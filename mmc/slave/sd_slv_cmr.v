==> flow/design.v <==
`timescale 100 ps/ 10 ps
module sd_slv_cmr(
  rst, clk, cmd_in, ind_clr, size, ind, arg, ok, rsp_end, acmd_06, c_state,
  crc_clrq, cmd_inq2, crc_calc_enq, crc_clac, rca_q, 
  cmd_16, cmd_17, blk_len_by, bus_width, start_add_q
);
input         rst;
input         clk;    
input         cmd_in; 
input        ind_clr; 
input         size  ; 
output [ 5:0] ind;    
output [31:0] arg;    
output        ok;     
output   rsp_end;     
input    acmd_06;
input  [3:0] c_state; 
output        crc_clrq;
output        cmd_inq2;
output        crc_calc_enq;
input   [6:0] crc_clac;
output [15:0]    rca_q;
input         cmd_16;
input         cmd_17;
output [31:0] blk_len_by;
output [ 1:0] bus_width;
output [31:0] start_add_q;
reg           ok;     
wire          ok1;
reg       rsp_end;    
wire      rsp_endi;   
reg [1:0] ps, ns;
parameter IDLE=2'b00;
parameter CINP=2'b01; 
parameter CRCM=2'b10; 
reg        crc_calc_enq;  
wire       crc_calc_eni;  
reg        crc_from_cmq;  
wire       crc_from_cmi;  
reg  [6:0] crc_regq;
wire [6:0] crc_regi;
reg        cmd_q;
wire       cmd_start;
wire       rsp_start;
reg  [7:0] rsp_cnt_q;
wire [7:0] rsp_cnt_i;
reg  [7:0] cmd_cnt_q;
wire [7:0] cmd_cnt_i;
reg  crc_clrq;
wire crc_clri;
reg  cmd_inq1, cmd_inq2;
reg         ind_shiftq;
wire        ind_shifti;
reg  [ 5:0] ind;    
wire [ 5:0] indi; 
reg         arg_shiftq;
wire        arg_shifti;
reg  [31:0] arg;    
wire [31:0] argi; 
reg  [15:0] rca_q;
wire [15:0] rca_i;
reg         rca_shift_q;
wire        rca_shift_i;
reg  [31:0] blk_len_by;
wire [31:0] blk_len_byi;
reg  [31:0] cmd_reg_in_q;
wire [31:0] cmd_reg_in_i;
reg         reg_shift_q;
wire        reg_shift_i;
reg  [ 1:0] bus_width;
wire [ 1:0] bus_widthi;
reg  [ 1:0] bus_width_q;
wire [ 1:0] bus_width_i;
reg  [31:0] start_add_q;
wire [31:0] start_add_i;
assign rca_shift_i=
(!rca_shift_q && cmd_cnt_q == 8'd8) || (rca_shift_q && cmd_cnt_q != 8'd23);
assign rca_i=rca_shift_q ? {rca_q[14:0], cmd_in} : rca_q;
assign reg_shift_i=
(!reg_shift_q && cmd_cnt_q == 8'd8) || (reg_shift_q && cmd_cnt_q != 8'd39);
assign cmd_reg_in_i=reg_shift_q ? {cmd_reg_in_q[30:0], cmd_in} : cmd_reg_in_q;
assign blk_len_byi=cmd_16  ? cmd_reg_in_q      : blk_len_by;
assign start_add_i=cmd_17  ? cmd_reg_in_q      : start_add_q;
assign bus_widthi =acmd_06 ? cmd_reg_in_q[1:0] : bus_width;
assign crc_calc_eni=
(!crc_calc_enq && cmd_start) || 
( crc_calc_enq && cmd_cnt_q != 8'd41  && !size) ||
( crc_calc_enq && cmd_cnt_q != 8'd129 &&  size);
assign crc_regi    =crc_from_cmq ? {crc_regq[5:0], cmd_in} : crc_regq;
assign crc_from_cmi=
(!crc_from_cmq && cmd_cnt_q == 8'd39  && !size) || 
(!crc_from_cmq && cmd_cnt_q == 8'd127 &&  size) || 
( crc_from_cmq && cmd_cnt_q != 8'd46  && !size) ||
( crc_from_cmq && cmd_cnt_q != 8'd134 &&  size);
assign cmd_start=!(|cmd_cnt_q) && !(|rsp_cnt_q) && ( cmd_in && !cmd_q);
assign rsp_start=!(|cmd_cnt_q) && !(|rsp_cnt_q) && (!cmd_in && !cmd_q);
assign rsp_endi =rsp_cnt_q == 8'd135;
assign rsp_cnt_i=
( rsp_cnt_q == 8'd0   && rsp_start) ? 8'd2              : 
( rsp_cnt_q == 8'd47  && !size    ) ? 8'd0              :
( rsp_cnt_q == 8'd135 &&  size    ) ? 8'd0              :
(|rsp_cnt_q)                        ?(rsp_cnt_q + 8'd1) :
rsp_cnt_q;
assign cmd_cnt_i=
( cmd_cnt_q == 8'd0   && cmd_start) ? 8'd2              : 
( cmd_cnt_q == 8'd47  && !size    ) ? 8'd0              :
( cmd_cnt_q == 8'd135 &&  size    ) ? 8'd0              :
(|cmd_cnt_q)                        ?(cmd_cnt_q + 8'd1) :
cmd_cnt_q;
assign crc_clri=(
  (!size && cmd_cnt_q == 8'd46) || (size && cmd_cnt_q == 8'd133) ||
  (!size && rsp_cnt_q == 8'd46) || (size && rsp_cnt_q == 8'd133)
);
assign oki     =crc_clrq && (crc_clac == crc_regq);
assign ind_shifti=
(!ind_shiftq && cmd_start) || (ind_shiftq && cmd_cnt_q != 8'd7);
assign indi=
ind_clr    ? 6'd0               :
ind_shiftq ? {ind[4:0], cmd_in} : 
ind;
assign arg_shifti=
(!arg_shiftq && cmd_cnt_q == 8'd7) || 
( arg_shiftq && cmd_cnt_q != 8'd39);
assign argi=arg_shiftq ? {arg[30:0], cmd_in} : arg;
always @ (posedge clk or posedge rst) begin
  if(rst) begin
    cmd_q       <= 1'b1;
    cmd_cnt_q   <= 8'd0;
    rsp_cnt_q   <= 8'd0;
    crc_calc_enq<= 1'b0;
    crc_regq    <= 7'h0;
    crc_from_cmq<= 1'b0;
    cmd_inq1    <= 1'b1;
    cmd_inq2    <= 1'b1;
    crc_clrq    <= 1'b0;
    ok          <= 1'b0;
    ind_shiftq  <= 1'b0;
    ind         <= 6'h0;
    arg_shiftq  <= 1'b0;
    arg         <=32'h0;
    rsp_end     <= 1'b0;
    rca_q       <=16'h0;
    rca_shift_q <= 1'b0;
    blk_len_by  <=32'h0;
    start_add_q <= 1'b0;
    cmd_reg_in_q<=32'h0;
    bus_width   <= 1'b0;
    bus_width_q <= 1'b0;
    reg_shift_q <= 1'b0;
  end else begin
    cmd_q       <= cmd_in;
    cmd_cnt_q   <= cmd_cnt_i;
    rsp_cnt_q   <= rsp_cnt_i;
    crc_calc_enq<= crc_calc_eni;
    crc_regq    <= crc_regi;
    crc_from_cmq<= crc_from_cmi;
    cmd_inq1    <= cmd_in;
    cmd_inq2    <= cmd_inq1;
    crc_clrq    <= crc_clri;
    ok          <= oki;
    ind_shiftq  <= ind_shifti;
    ind         <= indi;
    arg_shiftq  <= arg_shifti;
    arg         <= argi;
    rsp_end     <= rsp_endi;
    rca_q       <= rca_i;
    rca_shift_q <= rca_shift_i;
    blk_len_by  <= blk_len_byi;
    start_add_q <= start_add_i;
    cmd_reg_in_q<= cmd_reg_in_i;
    bus_width   <= bus_widthi;
    bus_width_q <= bus_width_i;
    reg_shift_q <= reg_shift_i;
  end
end
endmodule
Tool chain data of sd_slv_cmr
What the tools print for sd_slv_cmr, step after step.
Line numbers count from 1 in the design file above.
Cell names lack the library's common part.
{ "setup": {"top_module": "sd_slv_cmr", "clk_port": "clk", "library": "sky130hd", "pvt_corner": "tt_025C_1v80"} }

Word-level counts
Counts by Yosys on the flattened word-level netlist (proc, flatten, opt, wreduce; memories kept). Register bits leave out memories and registers merged into their read ports (data or address). Print and check cells are left out. Cells with the same type and inputs are merged into one.
{ "op_classes": {"n_logic": 0, "reduce_and_logical": 67, "multipliers": 0, "shift": 0, "equal": 20, "muxes": 10, "n_div": 0, "n_cmp": 0, "add_sub_neg": 2} }
{ "ops": {"columns": ["operator", "n"], "rows": [
  ["two-way mux 8 bit", 8],
  ["equality test 8 x 6 -> 1 bit with constant B", 5],
  ["logical AND 1 bit", 37],
  ["equality test 8 bit with constant B", 4],
  ["inequality test 8 x 6 -> 1 bit with constant B", 3],
  ["adder 8 x 1 -> 8 bit with constant B", 2],
  ["inequality test 8 bit with constant B", 2],
  ["logical NOT 8 bit", 2],
  ["OR reduction 8 bit", 2],
  ["logical OR 1 bit", 12],
  ["two-way mux 6 bit", 2],
  ["logical NOT 1 bit", 11],
  ["nonzero test 4 bit", 2],
  ["equality test 8 x 3 -> 1 bit with constant B", 1],
  ["inequality test 8 x 3 -> 1 bit with constant B", 1],
  ["equality test 8 x 4 -> 1 bit with constant B", 1],
  ["inequality test 8 x 5 -> 1 bit with constant B", 1],
  ["equality test 8 x 7 -> 1 bit with constant B", 1],
  ["equality test 7 bit", 1],
  ["nonzero test 2 bit", 1]
]} }
{ "bits": {"mem_bits_ro": 0, "memories": 0, "clocked_rd_ports_x_width": 0, "latch_bits": 0, "wordCells": 120, "inputBits": 19, "reg_bits": 186, "output_inout_bits": 125, "ram_bits": 0} }

Longest topological paths
Longest topological path by Yosys (ltp), each cell counted once; first at word level (registers and memories cut), then after technology mapping (sequential cells cut; the memories' decode and read muxes count).
{ "depth": {"ltp_word": 7, "abc_area": 0, "mapped_depth": 7} }

After synthesis
The flow's flattened synthesis, as Yosys stat reports it; memories are mapped. The netlist is that of the ABC_AREA named above (0 if unset); the other value can give another one.
{ "by_type": {"columns": ["cell_type", "n", "area_total_um2"], "rows": [
  ["dfrtp_1", 184, 4.6E+03],
  ["mux2_2", 153, 1.72E+03],
  ["xnor2_1", 13, 113.859],
  ["mux2i_1", 11, 110.106],
  ["ha_1", 8, 100.096],
  ["nor2_1", 21, 78.826],
  ["clkbuf_1", 16, 60.058],
  ["dfstp_2", 2, 52.55],
  ["nand2_1", 14, 52.55],
  ["xor2_1", 6, 52.55],
  ["nor3_1", 9, 45.043],
  ["nand3_1", 7, 35.034],
  ["buf_1", 7, 26.275],
  ["inv_1", 7, 26.275],
  ["and3_1", 4, 25.024],
  ["nand4_1", 4, 25.024],
  ["buf_6", 2, 22.522],
  ["or3_4", 2, 22.522]
]} }
Not listed: further types 28, cells in them 32.
{ "synth_totals": {"flip_flops": 186, "buf_cells": 27, "seqArea_um2": 4657.0, "cells": 502, "mapped_area_um2": 7429.6} }

Path before layout
Path of least setup slack by OpenSTA after synthesis, without wires, with an ideal clock, recovery checks aside; 20% of the period is set as input and as output delay. Where synthesis merged equal registers, the netlist keeps one of their names.
{ "synth_path": {"path_kind": "register -> register", "start": "register cmd_cnt_q[0]", "end": "register ind_shiftq", "required_ns": 2.940, "path_delay_ns": 1.953, "clock_period_ns": 3.02, "stages": 8, "path_slack_ns": 1.067, "arrival_ns": 1.873, "synth_period_reached_ns": 1.953} }
"path_delay_ns" = arrival - input delay + setup time.
"stages": output pins that drive a net of the path, with the launching flip-flop's if there is one; two outputs of one cell count as two.
"synth_period_reached_ns" = period - worst setup slack (recovery checks aside). The figure is calculated, with input and output delays left at 20% of the set period.
Between the ends stands the longest chain of elaborated cells between them, by number of cells; it is not shown to be the way that was timed. Of several equally long chains one is given.
Each line given opens the expression or statement behind the cell; cells for indexed reads and writes are added by Yosys, which also makes memories of some case tables.
{ "synth_between": {"path_cell_list": "dfrtp_1 -> inv_1 -> ha_1 -> or3b_1 -> or3_1 -> buf_6 -> or3_4 -> mux2i_1", "elab_chain_cells": 6, "cells_between": 8, "classes_between": "eq/ne: 1; reduce/logical: 7"} }
{ "synth_rtl": {"columns": ["element", "line", "rtl"], "rows": [
  ["from (decl)", 47, "reg  [7:0] cmd_cnt_q;"],
  ["from (assign)", 128, "cmd_cnt_q   <= 8'd0;"],
  ["from (assign)", 152, "cmd_cnt_q   <= cmd_cnt_i;"],
  ["OR reduction 8 bit", 95, "assign cmd_start=!(|cmd_cnt_q) && !(|rsp_cnt_q) && ( cmd_in && !cmd_q);"],
  ["logical NOT 1 bit", 95, null],
  ["logical AND 1 bit x2", 95, null],
  ["logical AND 1 bit", 116, "(!ind_shiftq && cmd_start) || (ind_shiftq && cmd_cnt_q != 8'd7);"],
  ["logical OR 1 bit", 116, null],
  ["to (assign)", 137, "ind_shiftq  <= 1'b0;"],
  ["to (assign)", 161, "ind_shiftq  <= ind_shifti;"],
  ["to (decl)", 52, "reg         ind_shiftq;"]
]} }

Path in the finished layout
Path of least setup slack in the final report of job 1 (OpenROAD, finished layout, wires in). Where an end is a register, its clock arrival counts in the times.
{ "layout_path": {"path_kind": "register -> register", "start": "register cmd_cnt_q[1]", "end": "register rsp_cnt_q[1]", "path_slack_ns": 0.05, "clock_period_ns": 1.99, "required_ns": 2.37, "stages": 7, "arrival_ns": 2.31} }
Between the ends stands the longest chain of elaborated cells between them, by number of cells; it is not shown to be the way that was timed. Of several equally long chains one is given.
{ "layout_between": {"path_cell_list": "dfrtp_1 -> inv_2 -> ha_1 -> or3b_4 -> or4b_4 -> o32a_1 -> o21ai_1", "elab_chain_cells": 6, "cells_between": 7, "classes_between": "mux: 1; reduce/logical: 6"} }
{ "layout_rtl": {"columns": ["element", "line", "rtl"], "rows": [
  ["from (decl)", 47, "reg  [7:0] cmd_cnt_q;"],
  ["from (assign)", 128, "cmd_cnt_q   <= 8'd0;"],
  ["from (assign)", 152, "cmd_cnt_q   <= cmd_cnt_i;"],
  ["OR reduction 8 bit", 96, "assign rsp_start=!(|cmd_cnt_q) && !(|rsp_cnt_q) && (!cmd_in && !cmd_q);"],
  ["logical NOT 1 bit", 96, null],
  ["logical AND 1 bit x2", 96, null],
  ["logical AND 1 bit", 99, "( rsp_cnt_q == 8'd0   && rsp_start) ? 8'd2              :"],
  ["two-way mux 8 bit", 99, null],
  ["to (assign)", 129, "rsp_cnt_q   <= 8'd0;"],
  ["to (assign)", 153, "rsp_cnt_q   <= rsp_cnt_i;"],
  ["to (decl)", 45, "reg  [7:0] rsp_cnt_q;"]
]} }

Hand-over note for sd_slv_cmr

2 stored runs of sd_slv_cmr in the flow (synthesis by Yosys, layout by OpenROAD, sky130hd cells), in arbitrary order. Constraints: input delay and output delay 20% of the set period each, output load 0.01 pF.
"critical_path_time_ns" means the part of the period allowed to the worst setup path (the constraints hold back 20% at inputs and 20% at outputs) less its slack; where the path has registers, the arrival times of their clocks count too.
"total_power_uw": no workload was simulated; the value follows from the tool's default switching activity.
[
  {
    "run": "job 1",
    "settings": { "period_ns": 1.99, "CORE_UTILIZATION": 19, "PLACE_DENSITY": 0.6, "CORE_ASPECT_RATIO": 0.6, "CORE_MARGIN": 2, "TNS_END_PERCENT": 35, "GPL_TIMING_DRIVEN": 1, "GPL_ROUTABILITY_DRIVEN": 0, "MIN_ROUTING_LAYER": "met2", "CAP_MARGIN": 20, "SLEW_MARGIN": 20 },
    "results": { "total_power_uw": 13332, "critical_path_time_ns": 1.94, "path_kind": "register -> register", "worstSetupSlack_ns": 0.055, "utilization_pct": 26.6, "final_stdcell_area_um2": 10306.1, "die_area_um2": 40753.9, "post_synth_area_um2": 7429.6, "tns_setup_ns": 0.000 }
  },
  {
    "run": "job 2",
    "settings": { "period_ns": 2.25, "CORE_UTILIZATION": 24, "PLACE_DENSITY": 0.89, "CORE_MARGIN": 10, "GPL_TIMING_DRIVEN": 0, "GPL_ROUTABILITY_DRIVEN": 0, "CTS_CLUSTER_SIZE": 44, "SLEW_MARGIN": 5, "MAX_ROUTING_LAYER": "met5", "CAP_MARGIN": 20 },
    "results": { "total_power_uw": 11596, "critical_path_time_ns": 2.13, "path_kind": "register -> register", "worstSetupSlack_ns": 0.120, "utilization_pct": 32.8, "final_stdcell_area_um2": 10018.4, "die_area_um2": 38394.4, "post_synth_area_um2": 7429.6, "tns_setup_ns": 0.000 }
  }
]

End of note.
