==> flow/design.v <==
`timescale 100 ps/ 10 ps
module sd_slv_adg (
  rst, clk, bus_width, read, ldad, adln,
  addr, shift, en_rom, sft, stop_en, readq, mem_enq, crc_enq
);
  input  rst;
  input  clk;
  input  [1:0] bus_width;  
  input        read     ;  
  input  [9:0] ldad     ;  
  input  [9:0] adln     ;  
  output [9:0] addr     ;  
  output       shift    ;  
  output       en_rom   ;  
  output       sft      ;  
  output       stop_en  ;  
  output       readq    ;  
  output       mem_enq  ;  
  output       crc_enq  ;  
  reg          readq    ;  
  reg          en_romq  ;  
  reg          en_rom   ;  
  wire         en_romi  ;  
  reg          sft      ;  
  wire         sfti     ;  
  reg          stop_en  ;  
  wire         stop_eni ;  
  reg    [9:0] addr     ;  
  wire   [9:0] addri    ;  
  reg    [9:0] addrend  ;  
  wire   [9:0] addrendi ;  
  reg    [1:0] bitCnt   ;  
  wire   [1:0] bitCnti  ;  
  reg   [10:0] bit1Cnt  ;  
  wire  [10:0] bit1Cnti ;  
  reg          shift    ;  
  wire         shifti   ;  
  reg    [9:0] add_lim;
  wire   [9:0] add_limi;
  reg    [3:0] crcCnt;
  wire   [3:0] crcCnti;
  reg          mem_enq;
  wire         mem_eni;
  reg          crc_enq;
  wire         crc_eni;
  wire         crc_endi;
  reg          crc_endq;
  assign crc_eni=
  (!crc_enq && en_rom && !en_romq) || 
  ( crc_enq && bit1Cnt !=  addrend         && bus_width == 2'b10) ||
  ( crc_enq && bit1Cnt != {addrend, 2'b00} && bus_width == 2'b00);
  assign mem_eni=en_rom;
  assign add_limi=(adln*2);
  assign addrendi=read ? (ldad + add_lim) : addrend;
  assign addri=
  read                                      ? ldad   :
  (en_rom && bus_width == 2'b10)            ? addr+1 :  
  (en_rom && bus_width == 2'b00 && &bitCnt) ? addr+1 :  
  addr;
  assign bitCnti=
  (bus_width == 2'b10          ) ?          2'b00 :
  (bus_width == 2'b00 && read  ) ? bitCnt + 2'b01 : 
  (bus_width == 2'b00 && en_rom) ? bitCnt + 2'b01 : 
  bitCnt;
  assign bit1Cnti=
  readq                                               ?           11'd1 :
  (bit1Cnt == {addrend, 2'b00} && bus_width == 2'b00) ?           11'd0 :
  (bit1Cnt ==  addrend         && bus_width == 2'b10) ?           11'd0 :
  (bit1Cnt   != 11'h0                               ) ? bit1Cnt + 11'd1 :
  bit1Cnt;
  assign shifti=
  (bitCnt != 2'b11 && bus_width == 2'b00) ? 1'b1 : 1'b0;
  assign en_romi=
  (!en_rom && read) || 
  ( en_rom && bit1Cnt != addrend          && bus_width == 2'b10) ||
  ( en_rom && bit1Cnt != {addrend, 2'b00} && bus_width == 2'b00);
  assign crc_endi=crcCnt != 4'd15;
  assign sfti=(
    (!sft && !crc_eni && crc_enq) ||  
    ( sft && crc_endq           )
  );
  assign stop_eni=~sfti & sft;
  assign crcCnti=
  (crcCnt != 4'd0) ? (crcCnt + 4'd1) :  
  sft              ?           4'd1  : crcCnt;
  always @ (posedge clk or posedge rst) begin
    if(rst) begin
      add_lim <= 10'h0;
      addr    <= 10'h0;
      addrend <= 10'h0;
      bitCnt  <=  2'h0;
      bit1Cnt <= 11'd0;
      shift   <=  1'b0;
      en_rom  <=  1'b0;
      en_romq <=  1'b0;
      sft     <=  1'b0;
      stop_en <=  1'b0;
      crcCnt  <=  4'd0;
      crc_endq<=  1'b0;
      readq   <=  1'b0;  
      mem_enq <=  1'b0;
      crc_enq <=  1'b0;
    end
    else begin
      add_lim <= add_limi;
      addr    <= addri;
      addrend <= addrendi;
      bitCnt  <= bitCnti;
      bit1Cnt <= bit1Cnti;
      shift   <= shifti;
      en_romq <= en_rom;
      en_rom  <= en_romi;
      sft     <= sfti;
      stop_en <= stop_eni;
      crcCnt  <= crcCnti;
      crc_endq<= crc_endi;
      readq   <= read;  
      mem_enq <= mem_eni;
      crc_enq <= crc_eni;
    end
  end
endmodule
Reports on sd_slv_adg
Tool output for the design above, in the order of the flow.
Lines are those of the file above, counted from 1.
Operators carry their Yosys type and port widths (W data, S select, Z words).
Library cell names are shortened.
A cell with -- has no value.
- top module: sd_slv_adg
- clock: clk
- library: sky130hd
- library corner: tt_025C_1v80

Word level
Yosys after proc, flatten, opt, wreduce and memory -nomap, before mapping. Memory bits, and registers merged into a memory's read port (data or address), are not among the register bits. Print and check cells are not counted. Equal cells are merged and count once.
- register bits: 54
- add/subtract/negate cells: 5
- equal/unequal tests at 7
- noted mux-type cells: 13
- bitwise operators at 2
- reductions and logical operators at 39
- operators by type and width (kind ; number):
    $mux W11 ; 4
    $mux W10 ; 3
    $logic_and A1 B1 Y1 ; 21
    $eq A11 B12 Y1 ; 1
    $ne A11 B12 Y1 ; 1
    $add A11 B1 Y11 const B ; 1
    $eq A11 B10 Y1 ; 1
    $ne A11 B10 Y1 ; 1
    $reduce_bool A11 Y1 ; 1
    $add A10 B1 Y10 const B ; 1
    $add A10 B10 Y10 ; 1
    $reduce_bool A4 Y1 ; 2
    $mux W4 ; 2
    $reduce_bool A3 Y1 ; 2
    $mux W2 ; 3
    $logic_or A1 B1 Y1 ; 5
    $logic_not A1 Y1 ; 5
    $add A4 B1 Y4 const B ; 1
    $ne A4 B4 Y1 const B ; 1
    $add A2 B1 Y2 const B ; 1
    $eq A2 B2 Y1 const B ; 1
    $ne A2 B2 Y1 const B ; 1
    $logic_not A2 Y1 ; 1
    $reduce_and A2 Y1 ; 1
    $reduce_bool A2 Y1 ; 1
    $and A1 B1 Y1 ; 1
    $not A1 Y1 ; 1
    $mux W1 ; 1

Depth
Longest topological path by Yosys (ltp), each cell counted once; first at word level (registers and memories cut), then after technology mapping (sequential cells cut; the memories' decode and read muxes count).
- depth in word-level cells at 11
- ABC_AREA at 0
- noted depth in mapped cells: 8
- depth with buffers taken out at 8

Synthesis result
Source: synth_stat.txt of the flow (Yosys; design flattened, memories mapped). It holds for the ABC_AREA given above (unset counts as 0); a run with the other value may have another netlist.
Totals and module areas in this step are rounded.
- noted cell count: 283
- synthesis area at 2900 um^2
- noted area of sequential cells: 1400 um^2
- flip-flop cells at 54
- buffers: 11
- cell types (type ; number):
    dfrtp_1 ; 54
    xor2_1 ; 38
    ha_1 ; 14
    o21ai_0 ; 20
    nand2_1 ; 23
    mux2_2 ; 6
    nor2_1 ; 18
    nand3_1 ; 13
    xnor2_1 ; 7
    inv_1 ; 15
    nand4_1 ; 9
    buf_6 ; 4
    nor3_1 ; 9
    nor4_2 ; 3
    a21oi_1 ; 7
    nand2b_1 ; 5
    nor2b_1 ; 4
    o211ai_1 ; 3
Not listed: further types 22, cells in them 31.

Worst setup path after synthesis
Path of least setup slack by OpenSTA after synthesis, without wires, with an ideal clock, recovery checks aside; 20% of the period is set as input and as output delay. Where synthesis merged equal registers, the netlist keeps one of their names.
- path kind: input -> register
- start: input ldad[1]
- end: register addrend[9]
- noted clock period: 1780 ps
- input delay: 356 ps
- setup time: 126 ps
- arrival time: 1660 ps
- noted required time: 1654 ps
- noted slack: -6 ps
- delay of the path at 1430 ps
- driving pins on the path at 8
- period reached after synthesis: 1786 ps
"delay of the path" is the arrival time less input delay plus setup time.
"driving pins on the path": output pins that drive a net of the path, with the launching flip-flop's if there is one; two outputs of one cell count as two.
"period reached after synthesis" is the clock period less the worst setup slack; recovery checks do not enter. This is arithmetic on one report: input and output delays are still those of the set period (20% each).
Between the ends stands the longest chain of elaborated cells between them, by number of cells; it is not shown to be the way that was timed. Of several equally long chains one is given.
A line is the first line of the expression or statement that the cell stems from. Yosys adds cells for indexed reads and writes and turns some case tables into memories.
- path through: ha_1 > inv_1 > fa_1 > nor2b_1 > o2111ai_1 > nand4_1 > a21oi_1 > a311o_1
- noted cells in the longest elaborated chain: 1
- elaborated cells on any way between the ends: 1
- noted source lines of those cells: 1
- classes of those cells: add/sub (1)
- ends and longest elaborated chain, after synthesis (what ; line ; text):
    start, declared ; 10 ; input  [9:0] ldad     ;
    $add A10 B10 Y10 ; 54 ; assign addrendi=read ? (ldad + add_lim) : addrend;
    end, assigned ; 90 ; addrend <= 10'h0;
    end, assigned ; 107 ; addrend <= addrendi;
    end, declared ; 30 ; reg    [9:0] addrend  ;

Timing after layout
From the final timing report of entry A: the path of least setup slack in the routed layout; clock arrival at registers is part of the times.
The report prints the path's times to 10 ps; the period is as set.
- path kind: input -> register
- start: input ldad[1]
- end: register addrend[9]
- noted clock period: 3200 ps
- input delay: 640 ps
- setup time: 100 ps
- arrival time: 2600 ps
- noted required time: 3400 ps
- noted slack: 800 ps
- driving pins on the path at 9
Between the ends stands the longest chain of elaborated cells between them, by number of cells; it is not shown to be the way that was timed. Of several equally long chains one is given.
- path through: clkdlybuf4s50_1 > ha_1 > inv_1 > fa_1 > nor2b_1 > o2111ai_1 > nand4_1 > a21oi_1 > a311o_1
- noted cells in the longest elaborated chain: 1
- elaborated cells on any way between the ends: 1
- noted source lines of those cells: 1
- classes of those cells: add/sub (1)
- ends and longest elaborated chain, post-layout (what ; line ; text):
    start, declared ; 10 ; input  [9:0] ldad     ;
    $add A10 B10 Y10 ; 54 ; assign addrendi=read ? (ldad + add_lim) : addrend;
    end, assigned ; 90 ; addrend <= 10'h0;
    end, assigned ; 107 ; addrend <= addrendi;
    end, declared ; 30 ; reg    [9:0] addrend  ;

Subject: flow runs of sd_slv_adg

Hi,

2 stored runs of sd_slv_adg in the flow (synthesis by Yosys, layout by OpenROAD, sky130hd cells), in arbitrary order. Constraints: input delay and output delay 20% of the set period each, output load 0.01 pF.
"reached clock period" = clock period - worst setup slack. The figure is calculated, with input and output delays left at 20% of the set period.
"worst setup path time" means the part of the period allowed to the worst setup path (the constraints hold back 20% at inputs and 20% at outputs) less its slack; where the path has registers, the arrival times of their clocks count too.
By "power" is meant OpenSTA's value without simulated activity: inputs other than the clock are taken to toggle once in ten clock periods, and the tool carries that through the logic.
"worst setup path time" is given in steps of 10 ps.
Measured values are rounded.

Entry A

==> flow/run.sh <==
#!/bin/bash
# the make line also repeats the synthesis and layout settings of config.mk as NAME=value (left out here)
make -C /OpenROAD-flow-scripts/flow DESIGN_CONFIG=/design/flow/config.mk WORK_HOME=/design/flow/orfs CLKGATE_MAP_FILE= finish
==> flow/config.mk <==
export PLATFORM = sky130hd
export DESIGN_NAME = sd_slv_adg
export DESIGN_NICKNAME = sd_slv_adg
export VERILOG_FILES = /design/flow/design.v
export SDC_FILE = /design/flow/constraint.sdc
export NUM_CORES = 4
export LEC_CHECK = 0
export CAP_MARGIN = 20
export CELL_PAD_IN_SITES_GLOBAL_PLACEMENT = 1
export CORE_ASPECT_RATIO = 0.95
export CORE_MARGIN = 2
export CORE_UTILIZATION = 52
export CTS_CLUSTER_DIAMETER = 45
export GPL_ROUTABILITY_DRIVEN = 1
export GPL_TIMING_DRIVEN = 1
export PLACE_DENSITY = 0.53
export SETUP_SLACK_MARGIN = 0.56
export SLEW_MARGIN = 5
export TNS_END_PERCENT = 55
==> flow/constraint.sdc <==
create_clock -name core_clock -period 3.2 [get_ports {clk}]
set_input_delay 0.6400 -clock core_clock [delete_from_list [all_inputs] [get_ports {clk}]]
set_output_delay 0.6400 -clock core_clock [all_outputs]
set_load 0.01 [all_outputs]

Measured in entry A:
- power at 1.9 mW
- utilization of the finished layout: 0.64
- noted the reached clock period: 2396 ps
- worst setup path time: 1760 ps
- critical path kind: input -> register
- noted the area of the synthesized netlist: 2900 um^2
- noted the worst setup slack after layout: 800 ps
- noted the final setup TNS: 0 ps
- smallest hold slack: 440 ps
- noted the die size: 6200 um^2

Entry B

==> flow/run.sh <==
#!/bin/bash
# the make line also repeats the synthesis and layout settings of config.mk as NAME=value (left out here)
make -C /OpenROAD-flow-scripts/flow DESIGN_CONFIG=/design/flow/config.mk WORK_HOME=/design/flow/orfs CLKGATE_MAP_FILE= finish
==> flow/config.mk <==
export PLATFORM = sky130hd
export DESIGN_NAME = sd_slv_adg
export DESIGN_NICKNAME = sd_slv_adg
export VERILOG_FILES = /design/flow/design.v
export SDC_FILE = /design/flow/constraint.sdc
export NUM_CORES = 4
export LEC_CHECK = 0
export CAP_MARGIN = 20
export CORE_MARGIN = 2
export CORE_UTILIZATION = 40
export SETUP_SLACK_MARGIN = 0.48
export SLEW_MARGIN = 20
==> flow/constraint.sdc <==
create_clock -name core_clock -period 1.84 [get_ports {clk}]
set_input_delay 0.3680 -clock core_clock [delete_from_list [all_inputs] [get_ports {clk}]]
set_output_delay 0.3680 -clock core_clock [all_outputs]
set_load 0.01 [all_outputs]

Measured in entry B:
- power at 3.5 mW
- utilization of the finished layout: 0.58
- noted the reached clock period: 1778 ps
- worst setup path time: 1780 ps
- critical path kind: register -> register
- noted the area of the synthesized netlist: 2900 um^2
- noted the worst setup slack after layout: 62 ps
- noted the final setup TNS: 0 ps
- smallest hold slack: 450 ps
- noted the die size: 8000 um^2

Regards
