==> flow/design.v <==
`timescale 100 ps/ 10 ps
module sd_slv_rsp (
  rst, clk, din, size, crc, start, 
  cmd_od, cmd_oe, cmd_od1, cmd_oe1, 
  crc_calc, crc_clrq, ind_clr
);
  input          rst;
  input          clk;    
  input  [135:0] din;    
  input         size;    
  input  [  6:0] crc;    
  input        start;    
  output      cmd_od;    
  output      cmd_oe;    
  output      cmd_od1;   
  output      cmd_oe1;   
  output      crc_calc;
  output      crc_clrq;
  output      ind_clr;
  reg        start_q;
  reg  [  7:0] cnt_q;
  wire [  7:0] cnt_i;
  reg  [135:0] din_q;    
  wire [135:0] din_i;    
  reg          cmd_oe;
  wire         cmd_oei;
  reg          crc_clrq;
  wire         crc_clri;
  reg          cmd_oe1;
  wire         cmd_oe1i;
  reg          cmd_od1;
  wire         cmd_od1i;
  reg          cmd_od0;
  reg          crc_calc;
  wire         crc_calci;
  reg          crc_mux;
  wire         crc_muxi;
  reg  [  6:0] crc_q;
  wire [  6:0] crc_i;
  reg          ind_clr;
  wire         ind_clri;
  assign cnt_i=
  (start && !start_q &&  size) ? 8'd137 :
  (start && !start_q && !size) ? 8'd49  :
  (|cnt_q)                     ? (cnt_q - 8'd1) :
  cnt_q;
  assign din_i  =!(|cnt_q) ? din : {din_q[134:0], 1'b0};
  assign cmd_oei=(!cmd_oe && start && !start_q) || (cmd_oe && cnt_q != 8'd2);
  assign cmd_od=din_q[135];
  assign crc_clri=(cnt_q == 8'd1);
  assign cmd_oe1i =
  (!size && !cmd_oe1 && cnt_q == 8'd48 ) || 
  ( size && !cmd_oe1 && cnt_q == 8'd136) || 
  (          cmd_oe1 && cnt_q != 8'd0 );
  assign ind_clri=cmd_oe1i & ~cmd_oe1;
  assign crc_calci=
  (!crc_calc && start && !start_q && !size) || 
  (!crc_calc && cnt_q == 8'd130   &&  size) || 
  ( crc_calc && cnt_q != 8'd10);
  assign crc_muxi=(!crc_mux && cnt_q == 8'd9) || (crc_mux && cnt_q != 8'd2);
  assign cmd_od1i=!crc_mux ? cmd_od0 : crc_q[6];
  assign crc_i   =!crc_mux ? crc : {crc_q[6:0], 1'b0};
  always @ (posedge clk or posedge rst) begin
    if(rst) begin
      cnt_q   <= 8'h0;
      start_q <= 1'b0;
      din_q   <= 136'h0;
      cmd_oe  <= 1'b0;
      crc_clrq<= 1'b0;
      cmd_oe1 <= 1'b0;
      ind_clr <= 1'b0;
      cmd_od1 <= 1'b0;
      cmd_od0 <= 1'b0;
      crc_calc<= 1'b0;
      crc_mux <= 1'b0;
      crc_q   <= 7'd0;
    end else begin
      cnt_q   <= cnt_i;
      start_q <= start;
      din_q   <= din_i;
      cmd_oe  <= cmd_oei;
      crc_clrq<= crc_clri;
      cmd_oe1 <= cmd_oe1i;
      ind_clr <= ind_clri;
      cmd_od1 <= cmd_od1i;
      cmd_od0 <= cmd_od;
      crc_calc<= crc_calci;
      crc_mux <= crc_muxi;
      crc_q   <= crc_i;
    end
  end  
endmodule
# == Step by step through the tools: sd_slv_rsp ==
# Tool output for the design above, in the order of the flow.
# Line numbers count from 1 in the design file above.
# A cell with n/a has no value.
# inputs
design,sd_slv_rsp
clk_port,clk
library,sky130hd
lib_corner,tt_025C_1v80

# == After elaboration ==
# Counts by Yosys on the flattened word-level netlist (proc, flatten, opt, wreduce; memories kept). Register bits leave out memories and registers merged into their read ports (data or address). Print and check cells are left out.
# word_totals
register_bits,160
in_bits,147
# classes
n_addsub,1
n_eq,7
n_mux,6
bitwise,2
reduce_and_logical,34
# ops
op,n
136-bit two-way mux,1
8-bit two-way mux,3
1-bit logical AND,19
8-bit equality test with constant B,2
8-bit by 1-bit subtractor with 8-bit output with constant B,1
8-bit by 1-bit equality test with 1-bit output with constant B,1
8-bit by 2-bit inequality test with 1-bit output with constant B,1
8-bit by 4-bit equality test with 1-bit output with constant B,1
8-bit by 4-bit inequality test with 1-bit output with constant B,1
8-bit by 6-bit equality test with 1-bit output with constant B,1
8-bit nonzero test,1
8-bit OR reduction,1
7-bit two-way mux,1
1-bit logical OR,6
1-bit logical NOT,6
3-bit nonzero test,1
1-bit AND,1
1-bit NOT,1
1-bit two-way mux,1

# == Longest topological paths ==
# Yosys ltp: most cells in a row. Word level: on the elaborated netlist, between registers, memories and ports. Mapped: between sequential cells and ports; inverters and the memories' decode and read muxes count.
# logic_depth
depth_word,6
ABC_AREA,0
ltp_mapped,6
ltp_nobuf,5

# == Netlist ==
# Yosys stat after the flow's synthesis: flattened, memories mapped to cells. It holds for the ABC_AREA given above (unset counts as 0); a run with the other value may have another netlist.
# Totals and module areas in this step are rounded.
# types
cell_type,n,area_total_um2
sky130_fd_sc_hd__dfrtp_1,160,4003.84
sky130_fd_sc_hd__mux2_4,107,1.61E+03
sky130_fd_sc_hd__mux2_2,28,315.302
sky130_fd_sc_hd__buf_6,15,168.912
sky130_fd_sc_hd__mux2_1,7,78.826
sky130_fd_sc_hd__ha_1,4,50.048
sky130_fd_sc_hd__nand2b_1,5,31.28
sky130_fd_sc_hd__o21ai_0,6,30.029
sky130_fd_sc_hd__a31oi_1,4,25.024
sky130_fd_sc_hd__clkbuf_1,6,22.522
sky130_fd_sc_hd__inv_1,6,22.522
sky130_fd_sc_hd__nor4_4,1,21.27
sky130_fd_sc_hd__mux2i_1,2,20.019
sky130_fd_sc_hd__nor4bb_1,2,20.019
sky130_fd_sc_hd__nor4_1,3,18.768
sky130_fd_sc_hd__o41ai_1,2,17.517
sky130_fd_sc_hd__xnor2_1,2,17.517
sky130_fd_sc_hd__a211oi_1,2,15.014
# Other cell types: 20; their cells: 30.
# mapped
mapped_cells,392
mapped_area_um2,6680
flip_flops,160
buffers,22

# == Timing after synthesis ==
# Source: OpenSTA report_checks on the synthesized netlist (no wires, ideal clock, input and output delay 20% of the period each), path of least setup slack; recovery checks are left aside. Register names are those of the netlist, which keeps one name where synthesis merged equal registers.
# synth_path
path_kind,reg-to-reg
start,reg cnt_q[0]
end,reg cnt_q[6]
period_ps,2360
setup_ps,79
t_arrival_ps,1716
t_required_ps,2281
slack_ps,564
path_delay_ps,1795
path_stages,7
path_buffers,1
synth_period_reached_ps,1796
# "path_delay_ps" = arrival - input delay + setup time.
# "path_stages": output pins that drive a net of the path, with the launching flip-flop's if there is one; two outputs of one cell count as two.
# "synth_period_reached_ps" = period - worst setup slack (recovery checks aside). The figure is calculated, with input and output delays left at 20% of the set period.
# The rows between start and end are the longest chain of elaborated cells between them; the timing report does not say that the signal goes this way. Where chains are equally long, one stands for them.
# A line is the first line of the expression or statement that the cell stems from. Yosys adds cells for indexed reads and writes and turns some case tables into memories.
# synth_between
cell_sequence,sky130_fd_sc_hd__dfrtp_1 -> sky130_fd_sc_hd__inv_1 -> sky130_fd_sc_hd__ha_1 -> sky130_fd_sc_hd__or3b_2 -> sky130_fd_sc_hd__clkbuf_1 -> sky130_fd_sc_hd__o211ai_1 -> sky130_fd_sc_hd__mux2i_1
elab_chain_len,4
# synth_lines
item,line,text
"start, declared",21,reg  [  7:0] cnt_q;
"start, assigned",65,cnt_q   <= 8'h0;
"start, assigned",78,cnt_q   <= cnt_i;
8-bit by 1-bit subtractor with 8-bit output,45,(|cnt_q)                     ? (cnt_q - 8'd1) :
8-bit two-way mux,45,
8-bit two-way mux,44,(start && !start_q && !size) ? 8'd49  :
8-bit two-way mux,43,(start && !start_q &&  size) ? 8'd137 :
"end, assigned",65,
"end, assigned",78,
"end, declared",21,

# == Worst path after layout ==
# Path of least setup slack in the final report of run 2 (OpenROAD, finished layout, wires in). Where an end is a register, its clock arrival counts in the times.
# The report prints the path's times to 10 ps; the period is as set.
# layout_path
path_kind,reg-to-reg
start,reg cnt_q[4]
end,reg din_q[76]
period_ps,1100
setup_ps,110
t_arrival_ps,1990
t_required_ps,1400
slack_ps,-590
path_stages,6
path_buffers,2
# The rows between start and end are the longest chain of elaborated cells between them; the timing report does not say that the signal goes this way. Where chains are equally long, one stands for them.
# layout_between
cell_sequence,sky130_fd_sc_hd__dfrtp_1 -> sky130_fd_sc_hd__nor4_4 -> sky130_fd_sc_hd__nand3_4 -> sky130_fd_sc_hd__buf_12 -> sky130_fd_sc_hd__clkbuf_16 -> sky130_fd_sc_hd__mux2_4
elab_chain_len,2
# layout_lines
item,line,text
"start, declared",21,reg  [  7:0] cnt_q;
"start, assigned",65,cnt_q   <= 8'h0;
"start, assigned",78,cnt_q   <= cnt_i;
8-bit OR reduction,47,"assign din_i  =!(|cnt_q) ? din : {din_q[134:0], 1'b0};"
136-bit two-way mux,47,
"end, assigned",67,din_q   <= 136'h0;
"end, assigned",80,din_q   <= din_i;
"end, declared",23,reg  [135:0] din_q;

# Flow measurements of sd_slv_rsp on sky130hd: 2 stored runs with different settings, listed in no order. Input and output delays are each 20% of the period that was set; the output load is 0.01 pF.
# "period_reached_ps" = clock period - worst setup slack. The figure is calculated, with input and output delays left at 20% of the set period.
# "fin_power_mw": no workload was simulated; the value follows from the tool's default switching activity.
# The results are shown rounded.
# A setting shown as -- is not set for that run.
# Results: -- = not shown.
stored run,period_ns,CORE_UTILIZATION,SETUP_SLACK_MARGIN,PLACE_DENSITY_LB_ADDON,CORE_ASPECT_RATIO,CORE_MARGIN,CELL_PAD_IN_SITES_GLOBAL_PLACEMENT,TNS_END_PERCENT,GPL_TIMING_DRIVEN,CTS_CLUSTER_DIAMETER,SLEW_MARGIN,MIN_ROUTING_LAYER,CAP_MARGIN,synthesis_area_um2,setup_worst_slack_ps,tns_ps,layout_utilization_pct,dieArea_um2,period_reached_ps,fin_power_mw
run 1,3.1,71,0.36,0.0,0.85,10,1,100,1,375,15,met2,20,--,--,--,--,--,--,--
run 2,1.1,40,--,--,--,2,--,--,--,--,20,--,20,6680,-594,-83100,60.6,17700,1694,24.9
# Run 1: did not finish, placement stopped with FLW-0024
